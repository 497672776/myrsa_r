==> flow/design.v <==
`timescale 1ns / 1ps
module mod_exp (
        x,
        y,
        clk,
        rst_n,
        start,
        z,
        done
    );
    parameter k = 192;
    parameter logk = 8;
    parameter m = 192'hfffffffffffffffffffffffffffffffeffffffffffffffff;   
    parameter exp_2k = 192'h000000000000000100000000000000020000000000000001;   
    localparam one = {{k - 1{1'b0}}, 1'b1};
    localparam minus_m = {1'b0, ~m + 1'b1};
    localparam exp_k = ~m + 1'b1;   
    localparam IDLE = 5'd0, LOAD = 5'd1, START_TY = 5'd2, UPDATE_TY = 5'd3, START_E = 5'd4, UPDATE_E = 5'd5, CHOOSE = 5'd6,
               START_E2 = 5'd7, UPDATE_E2 = 5'd8, UPDATE_I = 5'd9, JUDGE_I = 5'd10, START_Z = 5'd11, UPDATE_Z = 5'd12;
    input [k-1:0] x;
    input [k-1:0] y;
    input clk;
    input rst_n;
    input start;
    output [k-1:0] z;
    output done;
    reg done;
    wire [k-1:0] operand1, operand2;
    reg [k-1:0] e, ty, reg_x;
    reg [logk-1:0] i_count;
    wire [k-1:0] result;
    reg update_e, update_ty, update_i, load, start_mul;
    wire mul_done;
    reg [1:0] control;
    wire equal_zero, xi;
    reg [4:0] current_state;
    reg [4:0] next_state;
    reg start_reg, start_pedge;
    reg mul_done_reg, mul_done_pedge;
    mod_mul #(
                .k   (k),
                .logk(logk),
                .m   (m)
            ) inst_mod_mul (
                .x    (operand1),
                .y    (operand2),
                .clk  (clk),
                .rst_n(rst_n),
                .start(start_mul),
                .z    (result),
                .done (mul_done)
            );
    assign operand1 = (control == 2'b00) ? y : e;
    assign operand2 = (control==2'b00)? exp_2k:(control==2'b01)? e:(control==2'b10)? ty: one;
    assign z = result;
    always @(posedge clk) begin : register_e
        if (load == 1'b1)
            e <= exp_k;
        else if (update_e == 1'b1)
            e <= result;
    end
    always @(posedge clk) begin : register_ty
        if (update_ty == 1'b1)
            ty <= result;
    end
    always @(posedge clk) begin : shift_register
        if (load == 1'b1)
            reg_x <= x;
    end
    assign xi = reg_x[i_count];
    reg [logk-1:0] i_count_reg;
    always @(posedge clk) begin : counter
        if (load == 1'b1) begin
            i_count <= k-1;   
            i_count_reg <= k-1;  
        end
        else if (update_i == 1'b1) begin
            i_count <= i_count - 1'b1;
            i_count_reg <= i_count;
        end
    end
    always @(posedge clk or negedge rst_n) begin : proc_current_state
        if (~rst_n) begin
            current_state <= IDLE;
        end
        else begin
            current_state <= next_state;
        end
    end
    always @(*) begin
        case (current_state)
            IDLE:   
                next_state = start ? LOAD : IDLE;
            LOAD:   
                next_state = START_TY;
            START_TY:   
                next_state = mul_done ? UPDATE_TY : START_TY;
            UPDATE_TY:   
                next_state = START_E;
            START_E:   
                next_state = mul_done ? UPDATE_E : START_E;
            UPDATE_E:   
                next_state = CHOOSE;
            CHOOSE:   
                next_state = xi ? START_E2 : UPDATE_I;
            START_E2:   
                next_state = mul_done ? UPDATE_E2 : START_E2;
            UPDATE_E2:   
                next_state = UPDATE_I;
            UPDATE_I:   
                next_state = JUDGE_I;
            JUDGE_I:   
                next_state = i_count_reg == 'd0 ? START_Z : START_E;
            START_Z:   
                next_state = mul_done ? UPDATE_Z : START_Z;
            UPDATE_Z:   
                next_state = start ? UPDATE_Z : IDLE;
            default:
                next_state = IDLE;
        endcase
    end
    always @(*) begin
        case (current_state)
            IDLE: begin
                control = 2'd0;
                load = 1'b0;
                update_ty = 1'b0;
                update_e = 1'b0;
                update_i = 1'b0;
                start_mul = 1'b0;
                done = 1'b0;
            end
            LOAD: begin
                control = 2'd0;
                load = 1'b1;
                update_ty = 1'b0;
                update_e = 1'b0;
                update_i = 1'b0;
                start_mul = 1'b0;
                done = 1'b0;
            end
            START_TY: begin
                control = 2'd0;
                load = 1'b0;
                update_ty = 1'b0;
                update_e = 1'b0;
                update_i = 1'b0;
                start_mul = 1'b1;
                done = 1'b0;
            end
            UPDATE_TY: begin
                control = 2'd0;
                load = 1'b0;
                update_ty = 1'b1;
                update_e = 1'b0;
                update_i = 1'b0;
                start_mul = 1'b0;
                done = 1'b0;
            end
            START_E: begin
                control = 2'd1;
                load = 1'b0;
                update_ty = 1'b0;
                update_e = 1'b0;
                update_i = 1'b0;
                start_mul = 1'b1;
                done = 1'b0;
            end
            UPDATE_E: begin
                control = 2'd1;
                load = 1'b0;
                update_ty = 1'b0;
                update_e = 1'b1;
                update_i = 1'b0;
                start_mul = 1'b0;
                done = 1'b0;
            end
            CHOOSE: begin
                control = 2'd0;
                load = 1'b0;
                update_ty = 1'b0;
                update_e = 1'b0;
                update_i = 1'b0;
                start_mul = 1'b0;
                done = 1'b0;
            end
            START_E2: begin
                control = 2'd2;
                load = 1'b0;
                update_ty = 1'b0;
                update_e = 1'b0;
                update_i = 1'b0;
                start_mul = 1'b1;
                done = 1'b0;
            end
            UPDATE_E2: begin
                control = 2'd2;
                load = 1'b0;
                update_ty = 1'b0;
                update_e = 1'b1;
                update_i = 1'b0;
                start_mul = 1'b0;
                done = 1'b0;
            end
            UPDATE_I: begin
                control = 2'd0;
                load = 1'b0;
                update_ty = 1'b0;
                update_e = 1'b0;
                update_i = 1'b1;
                start_mul = 1'b0;
                done = 1'b0;
            end
            JUDGE_I: begin
                control = 2'd0;
                load = 1'b0;
                update_ty = 1'b0;
                update_e = 1'b0;
                update_i = 1'b0;
                start_mul = 1'b0;
                done = 1'b0;
            end
            START_Z: begin
                control = 2'd3;
                load = 1'b0;
                update_ty = 1'b0;
                update_e = 1'b0;
                update_i = 1'b0;
                start_mul = 1'b1;
                done = 1'b0;
            end
            UPDATE_Z: begin
                control = 2'd3;
                load = 1'b0;
                update_ty = 1'b0;
                update_e = 1'b0;
                update_i = 1'b0;
                start_mul = 1'b1;
                done = 1'b1;
            end
            default: begin
                control = 2'd0;
                load = 1'b0;
                update_ty = 1'b0;
                update_e = 1'b0;
                update_i = 1'b0;
                start_mul = 1'b0;
                done = 1'b0;
            end
        endcase
    end
endmodule
`timescale 1ns / 1ps
module mod_mul (
        input [k-1:0] x,
        input [k-1:0] y,
        input clk,
        input rst_n,
        input start,
        output [k-1:0] z,
        output done
    );
    parameter k = 192;
    parameter logk = 8;
    parameter m = 192'hfffffffffffffffffffffffffffffffeffffffffffffffff;
    localparam minus_m = {1'b0, ~m+1'b1};
    localparam IDLE = 3'd0, LOAD = 3'd1, UPDATE = 3'd2, ENDING = 3'd3;
    reg load, update, done;
    reg [2:0] current_state, next_state;
    reg [logk-1:0] count;
    always @(posedge clk) begin : counter
        if (load) begin
            count <= 0;
        end
        else if (update) begin
            count <= count + 1'b1;
        end
    end
    reg [k-1:0] reg_x;
    always @(posedge clk) begin : shift_register
        if (load) begin
            reg_x = x;
        end
    end
    wire xi;
    assign xi = reg_x[count];
    reg [k:0] p;
    wire [k+1:0] a;
    assign a = xi? (p + y) : p;
    wire [k+1:0] b;
    assign b = a + m;
    wire [k:0] half_a, half_b;
    assign half_a = a[k+1:1], half_b = b[k+1:1];
    wire [k:0] next_p;
    assign next_p = (a[0] == 1'b0) ? half_a : half_b;
    always @(posedge clk) begin : parallel_register
        if (load) begin
            p = 'b0;
        end
        else if (update) begin
            p = next_p;
        end
    end
    wire [k:0] p_minus_m;
    assign p_minus_m = next_p + minus_m;
    assign z = (p_minus_m[k] == 1'b0) ? next_p[k-1:0] : p_minus_m[k-1:0];
    always @(posedge clk, negedge rst_n) begin : proc_current_state
        if (~rst_n) begin
            current_state <= IDLE;
        end
        else begin
            current_state <= next_state;
        end
    end
    always @(*) begin
        case (current_state)
            IDLE:
                next_state = start ? LOAD : IDLE;
            LOAD:
                next_state = UPDATE;
            UPDATE:  
                next_state = count == (k-2) ? ENDING : UPDATE;
            ENDING:
                next_state = start ? ENDING : IDLE;
            default:
                next_state = IDLE;
        endcase
    end
    always @(*) begin
        case (current_state)
            IDLE: begin
                load = 1'b0;
                update = 1'b0;
                done = 1'b0;
            end
            LOAD: begin
                load = 1'b1;
                update = 1'b0;
                done = 1'b0;
            end
            UPDATE: begin
                load = 1'b0;
                update = 1'b1;
                done = 1'b0;
            end
            ENDING: begin
                load = 1'b0;
                update = 1'b0;
                done = 1'b1;
            end
            default: begin
                load = 1'b0;
                update = 1'b0;
                done = 1'b0;
            end
        endcase
    end
endmodule
`timescale 1ns / 1ps
module rsa_encoder (
        input clk,
        input rst_n,
        input start,
        input [k-1:0] data_in,
        output [k-1:0] data_out,
        output done
    );
    parameter p = 67, q = 5, n = 3551, t = 3432, e = 5, d = 1373;
    parameter exp_2k = 2292;   
    parameter k = 12;
    parameter logk = 4;
    mod_exp #(
                .k     (k),
                .logk  (logk),
                .m     (n),
                .exp_2k(exp_2k)
            ) inst_mod_exp (
                .x    (e),
                .y    (data_in),
                .clk  (clk),
                .rst_n(rst_n),
                .start(start),
                .z    (data_out),
                .done (done)
            );
endmodule
# == Tool chain data of rsa_encoder ==
# Tool output for the design above, in the order of the flow.
# Line numbers count from 1 in the design file above.
# Operators carry their Yosys type and port widths (W data, S select, Z words).
# Cell names lack the library's common part.
# The mark -- stands for no value.
# design
design,rsa_encoder
clock_port,clk
cell_library,sky130hd
pvt_corner,tt_025C_1v80

# == After elaboration ==
# Source: Yosys, flattened and elaborated, memories not mapped. Widths are those after wreduce; folded enables and synchronous resets count as part of the registers. Registers that Yosys merges into a memory's read port (data or address) are not register bits. Print and check cells do not count.
# Yosys's memory passes give these memory sizes; they may raise the number of words (mostly to a power of two), join words into wider ones and drop unused or constant bits.
# word_totals
n_memories,1
output_inout_bits,13
input_bits,15
elab_cells,63
rom_bits,128
reg_bits,68
# mem_list
memory,size,word_bits,rd,write_ports,line,text
(no name shown),16,8,1,0,123,case (current_state)
# classes
eq_ne,18
addsub,5
shift,2
reduce_logical,4
n_mux,24
# ops
operator,count
$pmux W5 S13,1
$mux W12,5
$eq A5 B4 Y1 const B,5
$eq A5 B3 Y1 const B,4
$mux W4,4
$add A13 B12 Y14,1
$add A14 B12 Y14 const B,1
$mux W14,1
$add A13 B13 Y13 const B,1
$mux W13,1
$shiftx A12 B4 Y1,1
$shiftx A12 B4 Y1 const A,1
$eq A5 B2 Y1 const B,2
$pmux W2 S4,1
$mux W8,1
$mux W1,8
$eq A2 B2 Y1 const B,3
$eq A5 B1 Y1 const B,1
$logic_not A5 Y1,1
$eq A2 B1 Y1 const B,2
$add A4 B1 Y4 const B,1
$sub A4 B1 Y4 const B,1
$eq A4 B4 Y1 const B,1
$logic_not A4 Y1,1
$logic_not A3 Y1,1
$mux W3,1
$logic_not A2 Y1,1
$mux W2,1

# == Depth ==
# Depth = most cells in a row (Yosys ltp): at word level without a register or memory, in the mapped netlist without a sequential cell, where the memories' decode and read muxes count.
# depth
depth_word,11
abc_area,0
depth_mapped,23
ltp_nobuf,22

# == After synthesis ==
# Source: synth_stat.txt of the flow (Yosys; design flattened, memories mapped). It holds for the ABC_AREA given above (unset counts as 0); a run with the other value may have another netlist.
# mapped
buf_cells,23
seqArea_um2,1662.8
area_um2,4662.0
flip_flops,69
cells,496
# by_type
cell_type,count,type_area_um2
dfxtp_1,37,740.71
edfxtp_1,24,720.691
ha_1,23,287.776
nor2_1,52,195.187
dfrtp_1,7,175.168
xnor2_1,20,175.168
mux2_2,14,157.651
mux2i_1,15,150.144
nand2_1,40,150.144
o21ai_0,25,125.12
a21oi_1,23,115.11
xor2_1,9,78.826
nand3_1,14,70.067
a211oi_1,9,67.565
mux4_2,3,67.565
inv_1,17,63.811
nor3_1,11,55.053
nand2b_1,8,50.048
# Not listed: further types 63, cells in them 145.
# The figures by module come from a second, unflattened synthesis with its own total; it is not the netlist above.
# hier_totals
hier_cells,511
area_unflattened_um2,5201.2
# Rows give one instance, submodules left out.
# modules
mod,n_cells,seq_area_um2,n_inst,mod_area_um2
mod_mul,295,802.0,1,2788.9
mod_exp,214,1221.2,1,2404.8
rsa_encoder,2,0.0,1,7.5

# == Timing after synthesis ==
# Path of least setup slack by OpenSTA after synthesis, without wires, with an ideal clock, recovery checks aside; 20% of the period is set as input and as output delay. Where synthesis merged equal registers, the netlist keeps one of their names.
# synth_path
kind,flip-flop to output port
from,register inst_mod_exp.current_state[1]
to,output port data_out[7]
tclk_ns,6.84
t_first_pin_ns,0.000
arrival_time_ns,4.977
output_delay_ns,1.368
delay_ns,4.977
setup_slack_ns,0.495
required_ns,5.472
path_buffers,1
driving_pins,22
synth_period_reached_ns,6.345
# "delay_ns" is the arrival time less input delay plus setup time.
# At an output port there is no setup time.
# "driving_pins": output pins that drive a net of the path, with the launching flip-flop's if there is one; two outputs of one cell count as two.
# "synth_period_reached_ns" is the clock period less the worst setup slack; recovery checks do not enter. This is arithmetic on one report: input and output delays are still those of the set period (20% each).
# Between the ends stands the longest chain of elaborated cells between them, by number of cells; it is not shown to be the way that was timed. Of several equally long chains one is given.
# Each line given opens the expression or statement behind the cell; cells for indexed reads and writes are added by Yosys, which also makes memories of some case tables.
# A memory read counts as a cell of the chain, while the word-level depth stops at memories.
# synth_between
cell_sequence,dfrtp_1 inv_1 ha_1 clkbuf_1 nand2_1 o21ai_0 a22oi_1 nand2b_1 and2_1 a22o_1 fa_1 a211oi_1 o21ai_1 o21a_1 o31ai_2 and3_1 o221ai_2 a2111oi_2 o211a_4 nor2_4 mux2i_1 xnor2_1
elab_chain_len,12
cone_cells,14
cone_classes,add/sub (3); eq/ne (2); mux (7); reduce/logical (1); memory (1)
# synth_rtl
item,line,text
start: declaration,36,reg [4:0] current_state;
start: assignment,84,current_state <= IDLE;
start: assignment,87,current_state <= next_state;
$mem_v2 Z16 W8,123,case (current_state)
$mux W8,123,
$eq A2 B2 Y1,54,assign operand2 = (control==2'b00)? exp_2k:(control==2'b01)? e:(control==2'b10)? ty: one;
$mux W12 (3 in a row),54,
$add A13 B12 Y14,289,assign a = xi? (p + y) : p;
$mux W14,289,
$add A14 B12 Y14,291,assign b = a + m;
$mux W13,295,assign next_p = (a[0] == 1'b0) ? half_a : half_b;
$add A13 B13 Y13,305,assign p_minus_m = next_p + minus_m;
$mux W12,306,assign z = (p_minus_m[k] == 1'b0) ? next_p[k-1:0] : p_minus_m[k-1:0];
end: declaration,365,"output [k-1:0] data_out,"

# == Path in the finished layout ==
# Path of least setup slack in the final report of run 1 (OpenROAD, finished layout, wires in). Where an end is a register, its clock arrival counts in the times.
# layout_path
kind,flip-flop to output port
from,register inst_mod_exp.current_state[1]
to,output port data_out[7]
tclk_ns,7.44
t_first_pin_ns,0.33
path_buffers,5
output_delay_ns,1.49
setup_slack_ns,0.53
driving_pins,26
arrival_time_ns,5.42
required_ns,5.95
# Between the ends stands the longest chain of elaborated cells between them, by number of cells; it is not shown to be the way that was timed. Of several equally long chains one is given.
# A memory read counts as a cell of the chain, while the word-level depth stops at memories.
# layout_between
cell_sequence,dfrtp_2 inv_4 ha_4 mux2_4 nand2_1 o21ai_2 buf_4 a21oi_4 a21oi_2 ha_2 fa_2 a211oi_2 o21ai_2 xnor2_2 a31oi_4 nor3_4 o221ai_4 a2111oi_4 buf_4 a211oi_4 buf_12 nor2_4 buf_6 mux2i_4 xnor2_2 buf_2
elab_chain_len,12
cone_cells,14
cone_classes,add/sub (3); eq/ne (2); mux (7); reduce/logical (1); memory (1)
# layout_rtl
item,line,text
start: declaration,36,reg [4:0] current_state;
start: assignment,84,current_state <= IDLE;
start: assignment,87,current_state <= next_state;
$mem_v2 Z16 W8,123,case (current_state)
$mux W8,123,
$eq A2 B2 Y1,54,assign operand2 = (control==2'b00)? exp_2k:(control==2'b01)? e:(control==2'b10)? ty: one;
$mux W12 (3 in a row),54,
$add A13 B12 Y14,289,assign a = xi? (p + y) : p;
$mux W14,289,
$add A14 B12 Y14,291,assign b = a + m;
$mux W13,295,assign next_p = (a[0] == 1'b0) ? half_a : half_b;
$add A13 B13 Y13,305,assign p_minus_m = next_p + minus_m;
$mux W12,306,assign z = (p_minus_m[k] == 1'b0) ? next_p[k-1:0] : p_minus_m[k-1:0];
end: declaration,365,"output [k-1:0] data_out,"

# Measured results for rsa_encoder: 2 stored runs of the Yosys and OpenROAD flow on sky130hd. The settings differ; the order carries no meaning. The constraints put input and output delay at 20% of the set period each and load the outputs with 0.01 pF.
# "period_reached_ns" is the run's clock period less its worst setup slack. It is reckoned from that one timing run; input and output delays stay at 20% of the period that was set.
# "worst_path_ns" means the part of the period allowed to the worst setup path (the constraints hold back 20% at inputs and 20% at outputs) less its slack; where the path has registers, the arrival times of their clocks count too.
# A setting shown as . is not set for that run.
stored run,period_ns,CORE_UTILIZATION,SETUP_SLACK_MARGIN,PLACE_DENSITY,CORE_ASPECT_RATIO,CELL_PAD_IN_SITES_DETAIL_PLACEMENT,GPL_TIMING_DRIVEN,SLEW_MARGIN,MAX_ROUTING_LAYER,CAP_MARGIN,CORE_MARGIN,CELL_PAD_IN_SITES_GLOBAL_PLACEMENT,ABC_AREA,CTS_CLUSTER_SIZE,MIN_ROUTING_LAYER,period_reached_ns,worst_path_ns,critical_path_type,setup_ws_ns,final_die_area_um2,fin_util_pct,layout_stdcell_area_um2,synth_chip_area_um2,fin_hold_ws_ns,tns_ns
run 1,7.44,40,1.21,0.51,1.47,1,1,20,met5,20,2,.,.,.,.,6.909,5.42,flip-flop to output port,0.531,12550.2,57.5,6496.2,4662.0,0.445,0.000
run 2,5.08,15,1.49,.,0.67,1,.,20,met4,20,2,0,1,78,met1,5.813,4.80,flip-flop to output port,-0.733,35187.3,25.3,8311.7,5051.1,0.467,-8.285
